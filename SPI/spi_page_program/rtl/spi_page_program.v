==> flow/design.v <==
`timescale 1ns/1ns		 
module spi_page_program(
	input	sys_clk		,		 
	input	sys_rst_n	,   	 
	input	spi_miso	,   	 
	output	spi_sclk	,   	 
	output	spi_cs    	,   	 
	output	spi_mosi	    	 
);
parameter 	SECTOR_ADDR = 8'h10; 			 
parameter	PAGE_ADDR   = 8'h10;			 
parameter	BYTE_ADDR   = 8'h10;			 
wire			spi_start	;	 
wire			spi_end		;    
wire	[7:0]  	data_send   ;    
wire	[7:0]  	data_rec   	;    
wire         	send_done	;    
wire         	rec_done	;    
spi_page_program_ctrl
#(
	.SECTOR_ADDR 	(SECTOR_ADDR),
	.PAGE_ADDR   	(PAGE_ADDR  ),
    .BYTE_ADDR   	(BYTE_ADDR  )
)	
spi_sector_erase_ctrl_inst
(
    .sys_clk		(sys_clk	), 			
    .sys_rst_n		(sys_rst_n	), 			
	.send_done		(send_done	), 			
    .spi_start		(spi_start	),			
    .spi_end		(spi_end	),			
    .data_send    	(data_send	)						
);
spi_drive	spi_drive_inst(
	.sys_clk		(sys_clk	), 			
	.sys_rst_n		(sys_rst_n	), 			
	.spi_start		(spi_start	), 			
	.spi_end		(spi_end	), 			
	.data_send		(data_send	), 			
	.data_rec  		(data_rec	), 			
	.send_done		(send_done	), 			
	.rec_done		(rec_done	), 			
	.spi_miso		(spi_miso	), 			
	.spi_sclk		(spi_sclk	), 			
	.spi_cs    		(spi_cs		), 			
	.spi_mosi		(spi_mosi	)			
);
endmodule
`timescale 1ns/1ns		 
module spi_page_program_ctrl
#(
	parameter 	SECTOR_ADDR = 8'b0000_0000, 		 
	parameter	PAGE_ADDR   = 8'b0000_0000,			 
	parameter	BYTE_ADDR   = 8'b0000_0000			 
)
(
    input               sys_clk		, 				 
    input               sys_rst_n	, 				 
    input  		        send_done	, 				 
    output  reg         spi_start	,				 
    output  reg        	spi_end		,				 
    output  reg  [7:0]  data_send    				 
);
localparam 	WR_EN 		 = 8'b0000_0110, 			 
			PAGE_PROGRAM = 8'b0000_0010;			 
localparam	DATA_MAX 	 = 8'd10;					 
reg	[7:0]	flow_cnt;								 
reg	[7:0]	cnt_wait;								 
reg	[7:0]	data_cnt;								 
always@(posedge sys_clk or negedge sys_rst_n)begin
	if(!sys_rst_n)begin
		data_send <= 8'd0;
		spi_start <= 1'b0;	
		spi_end <= 1'b0;	
		flow_cnt <= 1'd0;
		cnt_wait <= 8'd0;
		data_cnt <= 8'd0;
	end
	else begin
		spi_start <= 1'b0;							 
		spi_end <= 1'b0;                             
		case(flow_cnt)
			'd0:begin
				if(cnt_wait == 100)begin			 
					cnt_wait <= 8'd0;
					flow_cnt <= flow_cnt + 1'd1;
				end
				else begin
					cnt_wait <= cnt_wait + 1'd1;
					flow_cnt <= flow_cnt;								
				end
			end
			'd1:begin									
				data_send <= WR_EN;					 
				spi_start <= 1'b1;					 
				flow_cnt <= flow_cnt + 1'd1;
			end
			'd2:begin
				if(send_done)begin					 
					flow_cnt <= flow_cnt + 1'd1;
					spi_end <= 1'b1;				 
				end
				else
					flow_cnt <= flow_cnt;
			end	
			'd3:begin
				if(cnt_wait == 10)begin				 
					cnt_wait <= 8'd0;				 
					flow_cnt <= flow_cnt + 1'd1;
				end
				else begin
					cnt_wait <= cnt_wait + 1'd1;
					flow_cnt <= flow_cnt;								
				end
			end
			'd4:begin									
				data_send <= PAGE_PROGRAM;           
				spi_start <= 1'b1;					 
				flow_cnt <= flow_cnt + 1'd1;
			end				
			'd5:begin								 
				if(send_done)begin					 
					flow_cnt <= flow_cnt + 1'd1;
					data_send <= SECTOR_ADDR;		 
				end
				else begin
					flow_cnt <= flow_cnt;
					data_send <= data_send;							
				end
			end	
			'd6:begin								 
				if(send_done)begin					 
					flow_cnt <= flow_cnt + 1'd1;
					data_send <= PAGE_ADDR;			 
				end
				else begin
					flow_cnt <= flow_cnt;
					data_send <= data_send;							
				end
			end	
			'd7:begin								 
				if(send_done)begin					 
					flow_cnt <= flow_cnt + 1'd1;
					data_send <= BYTE_ADDR;			 
				end
				else begin
					flow_cnt <= flow_cnt;
					data_send <= data_send;							
				end
			end	
			'd8:begin								 
				if(send_done)begin					 
					flow_cnt <= flow_cnt + 1'd1;
					data_send <= 8'd0;				 
				end	
				else 
					flow_cnt <= flow_cnt;										
			end				
			'd9:begin										 
				if(send_done)begin							 
					if(data_cnt == DATA_MAX - 1'b1)begin	 
						flow_cnt <= flow_cnt + 1'd1;
						spi_end <= 1'b1;					 
						data_cnt <= 8'd0;
						data_send <= 8'd0;
					end
					else begin
						flow_cnt <= flow_cnt;
						data_cnt <= data_cnt + 8'd1;		 
						data_send <= data_send + 8'd4;		 
					end
				end
				else begin
					flow_cnt <= flow_cnt;
					data_send <= data_send;
					data_cnt <= data_cnt;
				end
			end					
			'd10:begin										 
					flow_cnt <= flow_cnt;
			end				
			default:;
		endcase
	end
end
endmodule
`timescale 1ns/1ns		 
module spi_drive
(
    input               sys_clk		, 					 
    input               sys_rst_n	, 					 
    input               spi_start	,					 
    input              	spi_end		,					 
    input        [7:0]  data_send   , 					 
    output  reg  [7:0]  data_rec  	, 					 
    output  reg         send_done	, 					 
    output  reg         rec_done	, 					 
    input               spi_miso	, 					 
    output  reg         spi_sclk	, 					 
    output  reg         spi_cs    	, 					 
    output  reg         spi_mosi						 
);		
reg	[1:0]	cnt;										 
reg	[3:0]	bit_cnt_send;								 
reg	[3:0]	bit_cnt_rec;								 
reg			spi_end_req;								 
always @(posedge sys_clk or negedge sys_rst_n)begin
	if(!sys_rst_n)
		cnt <= 2'd0;						
	else if(!spi_cs)begin
		if(cnt == 2'd3)
			cnt <= 2'd0;
		else
		cnt <= cnt + 1'b1;		
	end
	else 
		cnt <= 2'd0;	
end
always @(posedge sys_clk or negedge sys_rst_n)begin
	if(!sys_rst_n)
		spi_sclk <= 1'b0;								 
	else if(!spi_cs)begin								 
		if(cnt == 2'd0 )
			spi_sclk <= 1'b0;
		else if (cnt == 2'd2)
			spi_sclk <= 1'b1;
		else 
			spi_sclk <= spi_sclk;	
	end
	else 
		spi_sclk <= 1'b0;								 
end
always @(posedge sys_clk or negedge sys_rst_n)begin
	if(!sys_rst_n)
		spi_cs <= 1'b1;									 
	else if(spi_start)									 
		spi_cs <= 1'b0;
	else if(spi_end_req && (cnt == 2'd1 && bit_cnt_rec == 4'd0))
		spi_cs <= 1'b1;									 
end
always @(posedge sys_clk or negedge sys_rst_n)begin
	if(!sys_rst_n)
		spi_end_req <= 1'b0;							 
	else if(spi_cs)										
		spi_end_req <= 1'b0;							 
	else if(spi_end)									
		spi_end_req <= 1'b1;							 
end
always @(posedge sys_clk or negedge sys_rst_n)begin
	if(!sys_rst_n)begin
		spi_mosi <= 1'b0;								 
		bit_cnt_send <= 4'd0;		
	end		
	else if(cnt == 2'd0 && !spi_cs)begin				 
		spi_mosi <= data_send[7-bit_cnt_send];			 
		if(bit_cnt_send == 4'd7)						 
			bit_cnt_send <= 4'd0;		
		else		
			bit_cnt_send <= bit_cnt_send + 1'b1;			
	end		
	else if(spi_cs)begin								 
		spi_mosi <= 1'b0;								 
		bit_cnt_send <= 4'd0;
	end
	else begin
		spi_mosi <= spi_mosi;
		bit_cnt_send <= bit_cnt_send;
	end
end
always @(posedge sys_clk or negedge sys_rst_n)begin
	if(!sys_rst_n)
		send_done <= 1'b0;			
	else if(cnt == 2'd0 && bit_cnt_send == 4'd7)		 
		send_done <= 1'b1;								 
	else 
		send_done <= 1'b0;			
end
always @(posedge sys_clk or negedge sys_rst_n)begin
	if(!sys_rst_n)begin
		data_rec <= 8'd0;		
		bit_cnt_rec <= 4'd0;
	end
	else if(cnt == 2'd2 && !spi_cs)begin				 
		data_rec[7-bit_cnt_rec] <= 	spi_miso;			 
		if(bit_cnt_rec == 4'd7)							 
			bit_cnt_rec <= 4'd0;
		else
			bit_cnt_rec <= bit_cnt_rec + 1'b1;	
	end
	else if(spi_cs)begin								
		bit_cnt_rec <= 4'd0;
	end
	else begin
		data_rec <= data_rec;
		bit_cnt_rec <= bit_cnt_rec;
	end
end
always @(posedge sys_clk or negedge sys_rst_n)begin
	if(!sys_rst_n)
		rec_done <= 1'b0;									
	else if(cnt == 2'd2 && bit_cnt_rec == 4'd7)			 
		rec_done <= 1'b1;								 
	else 
		rec_done <= 1'b0;					
end
endmodule
# ---- Step by step through the tools: spi_page_program
# The steps from the RTL of spi_page_program to its reports follow in flow order.
# Line numbers count from 1 in the design file above.
# Operators carry their Yosys type and port widths (W data, S select, Z words).
# Cell names lack the library's common part.
# Not given: -
dict set report setup {
  top_module {spi_page_program}
  clk_port {sys_clk}
  cell_library {sky130hd}
  lib_corner {tt_025C_1v80}
}

# ---- Elaborated design
# Counts by Yosys on the flattened word-level netlist (proc, flatten, opt, wreduce; memories kept). Register bits leave out memories and registers merged into their read ports (data or address). Print and check cells are left out. Cells with the same type and inputs are merged into one.
dict set report word_totals {
  regBits 49
  wordCells 107
  in_bits 3
  out_inout_bits 3
}
dict set report op_classes {
  reduce_logical 23
  equal 24
  mux 37
  shift 1
  add_sub_neg 8
}
# op n
set ops {}
lappend ops {{$mux W8} 12}
lappend ops {{$pmux W8 S5} 2}
lappend ops {{$eq A8 B3 Y1 const B} 4}
lappend ops {{$shiftx A8 B32 Y1} 1}
lappend ops {{$eq A8 B4 Y1 const B} 4}
lappend ops {{$add A8 B1 Y8 const B} 3}
lappend ops {{$mux W4} 5}
lappend ops {{$eq A8 B2 Y1 const B} 2}
lappend ops {{$pmux W8 S2} 1}
lappend ops {{$ne A2 B1 Y1 const B} 7}
lappend ops {{$mux W1} 14}
lappend ops {{$reduce_bool A2 Y1} 5}
lappend ops {{$reduce_bool A9 Y1} 1}
lappend ops {{$add A4 B1 Y4 const B} 2}
lappend ops {{$eq A4 B3 Y1 const B} 2}
lappend ops {{$eq A8 B1 Y1 const B} 1}
lappend ops {{$add A8 B3 Y8 const B} 1}
lappend ops {{$eq A8 B7 Y1 const B} 1}
lappend ops {{$logic_not A8 Y1} 1}
lappend ops {{$reduce_bool A7 Y1} 1}
lappend ops {{$reduce_and A6 Y1} 1}
lappend ops {{$logic_and A1 B1 Y1} 5}
lappend ops {{$sub A3 B4 Y5 const A} 1}
lappend ops {{$reduce_or A5 Y1} 1}
lappend ops {{$eq A2 B2 Y1 const B} 2}
lappend ops {{$logic_not A4 Y1} 1}
lappend ops {{$reduce_and A4 Y1} 1}
lappend ops {{$mux W2} 2}
# Not listed: further kinds 9, cells in them 9.

# ---- Logic depth
# Depth = most cells in a row (Yosys ltp): at word level without a register or memory, in the mapped netlist without a sequential cell, where the memories' decode and read muxes count.
dict set report depth {
  depth_word 5
  ABC_AREA 0
  ltp_mapped 8
  ltp_nobuf 7
}

# ---- Netlist
# Source: synth_stat.txt of the flow (Yosys; design flattened, memories mapped). It holds for the ABC_AREA given above (unset counts as 0); a run with the other value may have another netlist.
# The area totals of this step are shown rounded.
# type n area_total_um2
set types {}
lappend types {dfrtp_1 47 1.18E+03}
lappend types {ha_1 17 212.704}
lappend types {nand2_1 28 105.101}
lappend types {nor2_1 19 71.318}
lappend types {a21oi_1 13 65.062}
lappend types {nand3_1 13 65.062}
lappend types {inv_1 17 63.811}
lappend types {mux2_2 5 56.304}
lappend types {mux2i_1 5 50.048}
lappend types {nand2b_1 8 50.048}
lappend types {nor3_1 10 50.048}
lappend types {o21ai_0 10 50.048}
lappend types {a31oi_1 7 43.792}
lappend types {or3_1 7 43.792}
lappend types {xor2_1 5 43.792}
lappend types {clkbuf_1 10 37.536}
lappend types {and3_1 5 31.28}
lappend types {nor2b_1 5 31.28}
# Not listed: further types 30, cells in them 47.
dict set report synth_totals {
  mapped_cells 278
  area_um2 2684
  sequential_area_um2 1202
  ff_cells 48
  buffers 13
}
# By module: a second synthesis without flattening, with its own total; a netlist apart from the flattened one above.
dict set report unflattened {
  hier_cells 317
  area_unflattened_um2 3283
}
# Each row is one instance without its submodules.
# mod cells mod_seq_area_um2 mod_area_um2 instances
set modules {}
lappend modules {spi_page_program_ctrl 196 825.8 1951 1}
lappend modules {spi_drive 121 601.8 1333 1}
lappend modules {spi_page_program 0 0.0 0.0 1}

# ---- Path before layout
# OpenSTA on the mapped netlist: ideal clock, no wires. The path of least setup slack (recovery checks aside). Input and output delay are each 20% of the period. Register names are those of the netlist, which keeps one name where synthesis merged equal registers.
dict set report synth_path {
  path_type {reg-to-reg}
  startpoint {reg spi_sector_erase_ctrl_inst.flow_cnt[0]}
  endpoint {reg spi_sector_erase_ctrl_inst.flow_cnt[1]}
  path_stages 9
  path_delay_ps 2152
  setup_slack_ps 539
  setup_time_ps 125
  arrival_time_ps 2027
  period_ps 2690
  required_ps 2565
  path_buffers 1
  t_first_pin_ps 0
  synth_period_reached_ps 2151
}
# "path_delay_ps" is the arrival time less input delay plus setup time.
# "path_stages" counts driving pins, that of a launching flip-flop among them; a cell with two outputs on the path counts twice.
# "synth_period_reached_ps" is the clock period less the worst setup slack; recovery checks do not enter. This is arithmetic on one report: input and output delays are still those of the set period (20% each).
# The rows between start and end are the longest chain of elaborated cells between them; the timing report does not say that the signal goes this way. Where chains are equally long, one stands for them.
# Each line given opens the expression or statement behind the cell; cells for indexed reads and writes are added by Yosys, which also makes memories of some case tables.
# A register here has more assigning lines than the two given.
dict set report synth_between {
  cell_sequence {dfrtp_1 > inv_1 > ha_1 > clkbuf_1 > mux2i_1 > o22ai_1 > mux2_2 > a211oi_2 > mux2_2}
  elab_chain_cells 4
  cone_cells 26
  cone_classes {1 x add/sub; 14 x eq/ne; 6 x mux; 5 x reduce/logical}
}
# item line
set synth_rtl {}
lappend synth_rtl {{start: declaration} 67} ;# reg [7:0] flow_cnt;
lappend synth_rtl {{start: assignment} 86} ;# flow_cnt <= flow_cnt + 1'd1;
lappend synth_rtl {{start: assignment} 90} ;# flow_cnt <= flow_cnt;
lappend synth_rtl {{$add A8 B1 Y8} 162} ;# flow_cnt <= flow_cnt + 1'd1;
lappend synth_rtl {{$mux W8} 161} ;# if(data_cnt == DATA_MAX - 1'b1)begin
lappend synth_rtl {{$mux W8} 160} ;# if(send_done)begin
lappend synth_rtl {{$pmux W8 S5} 82} ;# case(flow_cnt)
lappend synth_rtl {{end: assignment} 86}
lappend synth_rtl {{end: assignment} 90}
lappend synth_rtl {{end: declaration} 67}

# ---- Path in the finished layout
# Path of least setup slack in the final report of entry A (OpenROAD, finished layout, wires in). Where an end is a register, its clock arrival counts in the times.
# The report prints the path's times to 10 ps; the period is as set.
dict set report layout_path {
  path_type {reg-to-reg}
  startpoint {reg spi_sector_erase_ctrl_inst.data_cnt[5]}
  endpoint {reg spi_sector_erase_ctrl_inst.flow_cnt[1]}
  setup_time_ps 110
  t_first_pin_ps 290
  path_stages 6
  setup_slack_ps 30
  arrival_time_ps 2360
  path_buffers 0
  period_ps 2210
  required_ps 2390
}
# The rows between start and end are the longest chain of elaborated cells between them; the timing report does not say that the signal goes this way. Where chains are equally long, one stands for them.
# A register here has more assigning lines than the two given.
dict set report layout_between {
  cell_sequence {dfrtp_1 > or4_1 > nor3_2 > a21oi_1 > a211oi_2 > mux2_2}
  elab_chain_cells 4
  cone_cells 6
  lines_between 3
  cone_classes {2 x eq/ne; 3 x mux; 1 x reduce/logical}
}
# item line
set layout_rtl {}
lappend layout_rtl {{start: declaration} 69} ;# reg [7:0] data_cnt;
lappend layout_rtl {{start: assignment} 169} ;# data_cnt <= data_cnt + 8'd1;
lappend layout_rtl {{start: assignment} 176} ;# data_cnt <= data_cnt;
lappend layout_rtl {{$eq A8 B4 Y1} 161} ;# if(data_cnt == DATA_MAX - 1'b1)begin
lappend layout_rtl {{$mux W8} 161}
lappend layout_rtl {{$mux W8} 160} ;# if(send_done)begin
lappend layout_rtl {{$pmux W8 S5} 82} ;# case(flow_cnt)
lappend layout_rtl {{end: assignment} 86} ;# flow_cnt <= flow_cnt + 1'd1;
lappend layout_rtl {{end: assignment} 90} ;# flow_cnt <= flow_cnt;
lappend layout_rtl {{end: declaration} 67} ;# reg [7:0] flow_cnt;

; Flow measurements of spi_page_program on sky130hd: 2 stored runs with different settings, listed in no order. Input and output delays are each 20% of the period that was set; the output load is 0.01 pF.
; "achieved_clock_period_ps" is the run's clock period less its worst setup slack. It is reckoned from that one timing run; input and output delays stay at 20% of the period that was set.
; "final_power_mw" is the tool's figure for a default switching activity; nothing was simulated.
; Values from the reports are rounded here.

[entry A: settings]
period_ns = 2.21
CORE_UTILIZATION = 31
SETUP_SLACK_MARGIN = -0.04
PLACE_DENSITY_LB_ADDON = 0.15
CORE_ASPECT_RATIO = 0.55
TNS_END_PERCENT = 60
GPL_TIMING_DRIVEN = 1
CTS_CLUSTER_DIAMETER = 299
CAP_MARGIN = 35
CORE_MARGIN = 2
SLEW_MARGIN = 20
[entry A: results]
finalUtil_pct = 37.4
achieved_clock_period_ps = 2177
timing.setup.ws_ps = 33
final_power_mw = 1.700
layout_stdcell_area_um2 = 3183
die_um2 = 9451
yosys_chip_area_um2 = 2684

[entry B: settings]
period_ns = 3.2
CORE_UTILIZATION = 52
SETUP_SLACK_MARGIN = 0.59
PLACE_DENSITY_LB_ADDON = 0.2
CORE_ASPECT_RATIO = 1.08
CELL_PAD_IN_SITES_GLOBAL_PLACEMENT = 3
TNS_END_PERCENT = 45
GPL_ROUTABILITY_DRIVEN = 1
CTS_CLUSTER_SIZE = 17
CTS_CLUSTER_DIAMETER = 128
SLEW_MARGIN = 40
MAX_ROUTING_LAYER = met5
CAP_MARGIN = 20
CORE_MARGIN = 2
[entry B: results]
outcome = stopped before the end: placement reported FLW-0024
