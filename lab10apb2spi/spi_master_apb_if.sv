==> flow/design.v <==
module spi_master_apb_if
#(
    parameter BUFFER_DEPTH   = 32,
    parameter APB_ADDR_WIDTH = 32,   
    parameter BIGLOG_BUFFER_DEPTH = ((BUFFER_DEPTH) < ( 1 ) ? 0 : (BUFFER_DEPTH) < ( 2 ) ? 1 : (BUFFER_DEPTH) < ( 4 ) ? 2 : (BUFFER_DEPTH) < ( 8 ) ? 3 : (BUFFER_DEPTH) < ( 16 )  ? 4 : (BUFFER_DEPTH) < ( 32 )  ? 5 : (BUFFER_DEPTH) < ( 64 )  ? 6 : (BUFFER_DEPTH) < ( 128 ) ? 7 : (BUFFER_DEPTH) < ( 256 ) ? 8 : (BUFFER_DEPTH) < ( 512 ) ? 9 : (BUFFER_DEPTH) < ( 1024 ) ? 10 : (BUFFER_DEPTH) < ( 2048 ) ? 11 : (BUFFER_DEPTH) < ( 4096 ) ? 12 : (BUFFER_DEPTH) < ( 8192 ) ? 13 : (BUFFER_DEPTH) < ( 16384 ) ? 14 : (BUFFER_DEPTH) < ( 32768 ) ? 15 : (BUFFER_DEPTH) < ( 65536 ) ? 16 : (BUFFER_DEPTH) < ( 131072 ) ? 17 : (BUFFER_DEPTH) < ( 262144 ) ? 18 : (BUFFER_DEPTH) < ( 524288 ) ? 19 : (BUFFER_DEPTH) < ( 1048576 ) ? 20 : (BUFFER_DEPTH) < ( 1048576 * 2 ) ? 21 : (BUFFER_DEPTH) < ( 1048576 * 4 ) ? 22 : (BUFFER_DEPTH) < ( 1048576 * 8 ) ? 23 : (BUFFER_DEPTH) < ( 1048576 * 16 ) ? 24 : 25)
)
( 
    input  wire                      HCLK,
    input  wire                      HRESETn,
    input  wire [APB_ADDR_WIDTH-1:0] PADDR,
    input  wire               [31:0] PWDATA,
    input  wire                      PSEL,
    input  wire                      PENABLE,
    input  wire                      PWRITE, 
    output reg               [31:0] PRDATA,
    output wire                      PREADY,
    output wire                      PSLVERR,
    output reg                      spi_rd, 
    output reg                      spi_wr, 
    output reg                      spi_qrd, 
    output reg                      spi_qwr, 
    output reg                      spi_swrst, 
    output reg                [3:0] spi_csreg, 
    output reg                [7:0] spi_clk_div, 
    output reg               [31:0] spi_cmd,
    output reg               [31:0] spi_addr,
    output reg                [5:0] spi_cmd_len,
    output reg                [5:0] spi_addr_len, 
    output reg               [15:0] spi_data_len, 
    output reg               [15:0] spi_dummy_rd,
    output reg               [15:0] spi_dummy_wr,
    output wire               [31:0] spi_data_tx,
    output wire                      spi_data_tx_valid,
    input  wire                      spi_data_tx_ready,
    input  wire               [31:0] spi_status,
    input  wire               [31:0] spi_data_rx,
    input  wire                      spi_data_rx_valid,
    output wire                      spi_data_rx_ready,
    output reg [BIGLOG_BUFFER_DEPTH:0] spi_int_th_tx, 
    output reg [BIGLOG_BUFFER_DEPTH:0] spi_int_th_rx, 
    output reg [BIGLOG_BUFFER_DEPTH:0] spi_int_cnt_tx, 
    output reg [BIGLOG_BUFFER_DEPTH:0] spi_int_cnt_rx, 
    output reg                      spi_int_cnt_en, 
    output reg                      spi_int_en, 
    output wire                      spi_int_rd_sta, 
    output reg                      spi_clk_div_valid
);
    wire [3:0] write_address;
    wire [3:0] read_address;
    assign write_address = PADDR[5:2];
    assign read_address  = PADDR[5:2];
    assign PSLVERR = 1'b0;
    assign PREADY  = 1'b1;
    assign spi_int_rd_sta = PSEL & PENABLE & ~PWRITE & (read_address  == 4'b1010);
    always @( posedge HCLK or negedge HRESETn )
    begin
        if ( HRESETn == 1'b0 )
        begin
            spi_swrst         <= 1'b0;
            spi_rd            <= 1'b0;
            spi_wr            <= 1'b0;
            spi_qrd           <= 1'b0;
            spi_qwr           <= 1'b0;
            spi_clk_div_valid <= 1'b0; 
            spi_clk_div       <= 8'b0;
            spi_cmd           <= 32'b0;
            spi_addr          <= 32'b0;
            spi_cmd_len       <=  6'b0;
            spi_addr_len      <=  6'b0;
            spi_data_len      <=  16'b0;
            spi_dummy_rd      <=  16'b0;
            spi_dummy_wr      <=  16'b0;
            spi_csreg         <=  4'b0;
            spi_int_th_tx     <=  {(BIGLOG_BUFFER_DEPTH+1){1'b0}};
            spi_int_th_rx     <=  {(BIGLOG_BUFFER_DEPTH+1){1'b0}};
            spi_int_cnt_tx    <=  {(BIGLOG_BUFFER_DEPTH+1){1'b0}};
            spi_int_cnt_rx    <=  {(BIGLOG_BUFFER_DEPTH+1){1'b0}};
            spi_int_cnt_en    <= 1'b0; 
            spi_int_en        <= 1'b0; 
        end
        else  if (PSEL && PENABLE && PWRITE)
              begin
                  spi_swrst         <= 1'b0;
                  spi_rd            <= 1'b0;
                  spi_wr            <= 1'b0;
                  spi_qrd           <= 1'b0;
                  spi_qwr           <= 1'b0;
                  spi_clk_div_valid <= 1'b0;
                  case(write_address)
                  4'b0000:
                  begin
                      spi_rd    <= PWDATA[0];
                      spi_wr    <= PWDATA[1];
                      spi_qrd   <= PWDATA[2];
                      spi_qwr   <= PWDATA[3];
                      spi_swrst <= PWDATA[4];
                      spi_csreg <= PWDATA[11:8];
                  end
                  4'b0001:
                  begin
                      spi_clk_div       <= PWDATA[7:0];
                      spi_clk_div_valid <= 1'b1;
                  end
                  4'b0010:
                      spi_cmd <= PWDATA;
                  4'b0011:
                      spi_addr <= PWDATA;
                  4'b0100:
                  begin
                      spi_cmd_len        <= PWDATA[5:0];
                      spi_addr_len       <= PWDATA[13:8];
                      spi_data_len[7:0]  <= PWDATA[23:16];
                      spi_data_len[15:8] <= PWDATA[31:24];
                  end
                  4'b0101:
                  begin
                      spi_dummy_rd[7:0]  <= PWDATA[7:0];
                      spi_dummy_rd[15:8] <= PWDATA[15:8];
                      spi_dummy_wr[7:0]  <= PWDATA[23:16];
                      spi_dummy_wr[15:8] <= PWDATA[31:24];
                  end
                  4'b1001:
                  begin
                      spi_int_th_tx  <= PWDATA[     BIGLOG_BUFFER_DEPTH: 0];
                      spi_int_th_rx  <= PWDATA[ 8 + BIGLOG_BUFFER_DEPTH: 8];
                      spi_int_cnt_tx <= PWDATA[16 + BIGLOG_BUFFER_DEPTH:16];
                      spi_int_cnt_rx <= PWDATA[24 + BIGLOG_BUFFER_DEPTH:24];
                      spi_int_cnt_en <= PWDATA[30];
                      spi_int_en     <= PWDATA[31];
                  end
                  endcase
              end
              else
              begin
                  spi_swrst         <= 1'b0;
                  spi_rd            <= 1'b0;
                  spi_wr            <= 1'b0;
                  spi_qrd           <= 1'b0;
                  spi_qwr           <= 1'b0;
                  spi_clk_div_valid <= 1'b0;
              end
    end  
    always @(*) 
    begin
      case(read_address)
        4'b0000:
            PRDATA = spi_status; 
        4'b0001:
            PRDATA = {24'h00_0000,spi_clk_div};
        4'b0010:
            PRDATA = spi_cmd;
        4'b0011:
            PRDATA = spi_addr;
        4'b0100:
            PRDATA = {spi_data_len,2'b00,spi_addr_len,2'b00,spi_cmd_len};
        4'b0101:
            PRDATA = {spi_dummy_wr,spi_dummy_rd};
        4'b1000:
            PRDATA = spi_data_rx;
        4'b1001:
        begin
            PRDATA                           = 32'b0;
            PRDATA[     BIGLOG_BUFFER_DEPTH: 0] = spi_int_th_tx;
            PRDATA[ 8 + BIGLOG_BUFFER_DEPTH: 8] = spi_int_th_rx;
            PRDATA[16 + BIGLOG_BUFFER_DEPTH:16] = spi_int_cnt_tx;
            PRDATA[24 + BIGLOG_BUFFER_DEPTH:24] = spi_int_cnt_rx;
            PRDATA[30]                       = spi_int_cnt_en;
            PRDATA[31]                       = spi_int_en;
        end
        default:
            PRDATA = 32'b0;
      endcase
    end  
    assign spi_data_tx       = PWDATA;
    assign spi_data_tx_valid = PSEL & PENABLE &  PWRITE & (write_address == 4'b0110);
    assign spi_data_rx_ready = PSEL & PENABLE & ~PWRITE & (read_address  == 4'b1000);
endmodule
Tool chain data of spi_master_apb_if
The steps from the RTL of spi_master_apb_if to its reports follow in flow order.
Lines are those of the file above, counted from 1.
Operators: Yosys type, input widths -> output width; for muxes data width and select width s.
Cell names lack the library's common part.
The mark n/a stands for no value.
Inputs
  design top: spi_master_apb_if
  clock input: HCLK
  standard-cell library: sky130hd
  library corner: tt_025C_1v80

After elaboration
Source: Yosys, flattened and elaborated, memories not mapped. Widths are those after wreduce. Registers that Yosys merges into a memory's read port (data or address) are not register bits. Print and check cells do not count. Equal cells are merged and count once.
Bit counts
  flip-flop bits (word level): 172
  bits in latches: 0
  bits in writable memories: 0
  bits in read-only memories: 0
  word width x clocked read ports: 0
  memory cells: 0
  elaborated cells: 71
Cells by class
  add/sub/neg operators: 0
  multipliers: 0
  divide/modulo/power cells: 0
  order comparisons: 0
  equal/unequal tests: 9
  shifts and indexed selects: 0
  multiplexer cells: 21
  bitwise operators: 7
  reduce/logical cells: 10
Operators with widths (number)
  $pmux 7 s7: 2
  $pmux 7 s8: 1
  $pmux 6 s7: 1
  $reduce_and 2->1: 7
  $pmux 1 s7: 2
  $eq 4x3->1 const B: 3
  $eq 4x4->1 const B: 3
  $mux 1: 12
  $pmux 1 s6: 2
  $eq 4x2->1 const B: 2
  $and 1x1->1: 6
  $pmux 1 s5: 1
  $eq 4x1->1 const B: 1
  $logic_not 4->1: 1
  $logic_and 1x1->1: 2
  $not 1->1: 1

Longest topological paths
Longest topological path by Yosys (ltp), each cell counted once; first at word level (registers and memories cut), then after technology mapping (sequential cells cut; the memories' decode and read muxes count).
Logic depth
  depth in word-level cells: 3
  ABC_AREA: 0
  gate-level depth with buffers: 7

After synthesis
Source: synth_stat.txt of the flow (Yosys; design flattened, memories mapped). It holds for the ABC_AREA given above (unset counts as 0); a run with the other value may have another netlist.
Synthesis totals
  mapped cells: 668
  chip area (Yosys): 8690.8 µm²
  flip-flops: 171
Cell types
  dfrtp_1: number 171, total area 4.28E+03 µm²
  mux2_2: number 141, total area 1.59E+03 µm²
  mux2_4: number 30, total area 450.432 µm²
  a22oi_1: number 50, total area 375.36 µm²
  buf_4: number 35, total area 262.752 µm²
  mux2i_1: number 19, total area 190.182 µm²
  o221ai_1: number 20, total area 175.168 µm²
  nand3b_1: number 22, total area 165.158 µm²
  buf_2: number 25, total area 125.12 µm²
  a2bb2oi_1: number 12, total area 105.101 µm²
  mux2_1: number 7, total area 78.826 µm²
  clkbuf_1: number 20, total area 75.072 µm²
  buf_6: number 6, total area 67.565 µm²
  a21oi_1: number 11, total area 55.053 µm²
  mux4_2: number 2, total area 45.043 µm²
  a22o_1: number 5, total area 43.792 µm²
  and2_1: number 7, total area 43.792 µm²
  or4_1: number 5, total area 37.536 µm²
Not listed: further types 36, cells in them 80.

Timing after synthesis
Path of least setup slack by OpenSTA after synthesis, without wires, with an ideal clock, recovery checks aside; 20% of the period is set as input and as output delay. Where synthesis merged equal registers, the netlist keeps one of their names.
Timing path post-synthesis
  path type: input port to output port
  start point: input port PADDR[5]
  end point: output port PRDATA[3]
  period: 3.45 ns
  external input delay: 0.690 ns
  launch time at the first pin: 0.690 ns
  arrival time: 2.010 ns
  data required time: 2.760 ns
  setup slack: 0.750 ns
  path delay: 1.320 ns
  stages on the path: 6
  period reached after synthesis: 2.7 ns
"path delay" = arrival - input delay + setup time.
At an output port there is no setup time.
"stages on the path" counts driving pins, that of a launching flip-flop among them; a cell with two outputs on the path counts twice.
"period reached after synthesis" = period - worst setup slack (recovery checks aside). The figure is calculated, with input and output delays left at 20% of the set period.
The rows between start and end are the longest chain of elaborated cells between them; the timing report does not say that the signal goes this way. Where chains are equally long, one stands for them.
A line is the first line of the expression or statement that the cell stems from. Yosys adds cells for indexed reads and writes and turns some case tables into memories.
Between the ends, post-synthesis
  cells stage by stage: buf_6 -> clkbuf_1 -> clkbuf_1 -> mux2i_1 -> nor2_1 -> or4_1
  length of the longest elaborated chain: 2
  elaborated cells between the ends (all ways): 9
  classes of those cells: eq/ne (7); mux (1); reduce/logical (1)
RTL lines, path post-synthesis
  from (decl): line 10  | input  wire [APB_ADDR_WIDTH-1:0] PADDR,
  $eq 4x4->1: line 145  | case(read_address)
  $pmux 7 s8: line 145
  to (decl): line 15  | output reg               [31:0] PRDATA,

Path in the finished layout
Path of least setup slack in the final report of flow run 1 (OpenROAD, finished layout, wires in). Where an end is a register, its clock arrival counts in the times.
Timing path after layout
  path type: flip-flop to output port
  start point: register spi_cmd_len[2]
  end point: output port PRDATA[2]
  period: 1.89 ns
  launch time at the first pin: 0.42 ns
  arrival time: 1.80 ns
  data required time: 1.51 ns
  setup slack: -0.29 ns
  stages on the path: 5
The rows between start and end are the longest chain of elaborated cells between them; the timing report does not say that the signal goes this way. Where chains are equally long, one stands for them.
Between the ends, after layout
  cells stage by stage: dfrtp_1 -> mux4_2 -> nor3b_1 -> a211o_1 -> buf_2
  length of the longest elaborated chain: 1
  elaborated cells between the ends (all ways): 1
  classes of those cells: mux (1)
RTL lines, path after layout
  from (decl): line 27  | output reg                [5:0] spi_cmd_len,
  from (assign): line 68  | spi_cmd_len       <=  6'b0;
  from (assign): line 110  | spi_cmd_len        <= PWDATA[5:0];
  $pmux 7 s8: line 145  | case(read_address)
  to (decl): line 15  | output reg               [31:0] PRDATA,

Stored flow runs of spi_master_apb_if (2 of them; Yosys, OpenROAD, sky130hd). They differ in their settings and are not a sequence. Constraints: input delay and output delay 20% of the set period each, output load 0.01 pF.
"achieved clock period" = clock period - worst setup slack. The figure is calculated, with input and output delays left at 20% of the set period.
"worst setup path time": the worst setup path's part of the clock period (all of it between registers, 20% less for each end at a port) less its slack. A launch clock that arrives late makes it longer, a capture clock that arrives late makes it shorter.
"power": no workload was simulated; the value follows from the tool's default switching activity.

Flow run 1
==> flow/run.sh <==
#!/bin/bash
# the make line also repeats the synthesis and layout settings of config.mk as NAME=value (left out here)
make -C /OpenROAD-flow-scripts/flow DESIGN_CONFIG=/design/flow/config.mk WORK_HOME=/design/flow/orfs CLKGATE_MAP_FILE= finish
==> flow/config.mk <==
export PLATFORM = sky130hd
export DESIGN_NAME = spi_master_apb_if
export DESIGN_NICKNAME = spi_master_apb_if
export VERILOG_FILES = /design/flow/design.v
export SDC_FILE = /design/flow/constraint.sdc
export NUM_CORES = 4
export LEC_CHECK = 0
export CAP_MARGIN = 20
export CELL_PAD_IN_SITES_DETAIL_PLACEMENT = 0
export CELL_PAD_IN_SITES_GLOBAL_PLACEMENT = 3
export CORE_MARGIN = 2
export CORE_UTILIZATION = 39
export HOLD_SLACK_MARGIN = -0.09
export PLACE_DENSITY_LB_ADDON = 0.29
export SLEW_MARGIN = 20
==> flow/constraint.sdc <==
create_clock -name core_clock -period 1.89 [get_ports {HCLK}]
set_input_delay 0.3780 -clock core_clock [delete_from_list [all_inputs] [get_ports {HCLK}]]
set_output_delay 0.3780 -clock core_clock [all_outputs]
set_load 0.01 [all_outputs]

==> results of flow run 1 <==
chip area after synthesis (Yosys): 8,690.8 µm²
die area: 23,494.8 µm²
standard-cell area of the final layout: 14,675.3 µm²
utilization: 67.2%
worst setup slack after layout: -0.286 ns
total negative slack: -2.341 ns
power: 11.380 mW
achieved clock period: 2.176 ns
worst setup path time: 1.80 ns
worst setup path kind: flip-flop to output port

Flow run 2
==> flow/run.sh <==
#!/bin/bash
# the make line also repeats the synthesis and layout settings of config.mk as NAME=value (left out here)
make -C /OpenROAD-flow-scripts/flow DESIGN_CONFIG=/design/flow/config.mk WORK_HOME=/design/flow/orfs CLKGATE_MAP_FILE= finish
==> flow/config.mk <==
export PLATFORM = sky130hd
export DESIGN_NAME = spi_master_apb_if
export DESIGN_NICKNAME = spi_master_apb_if
export VERILOG_FILES = /design/flow/design.v
export SDC_FILE = /design/flow/constraint.sdc
export NUM_CORES = 4
export LEC_CHECK = 0
export ABC_AREA = 0
export CAP_MARGIN = 20
export CELL_PAD_IN_SITES_GLOBAL_PLACEMENT = 2
export CORE_MARGIN = 2
export CORE_UTILIZATION = 64
export CTS_CLUSTER_DIAMETER = 341
export GPL_TIMING_DRIVEN = 1
export MAX_ROUTING_LAYER = met5
export PLACE_DENSITY_LB_ADDON = 0.19
export SETUP_SLACK_MARGIN = 0.41
export SLEW_MARGIN = 10
==> flow/constraint.sdc <==
create_clock -name core_clock -period 1.69 [get_ports {HCLK}]
set_input_delay 0.3380 -clock core_clock [delete_from_list [all_inputs] [get_ports {HCLK}]]
set_output_delay 0.3380 -clock core_clock [all_outputs]
set_load 0.01 [all_outputs]

==> results of flow run 2 <==
did not finish, placement stopped with FLW-0024
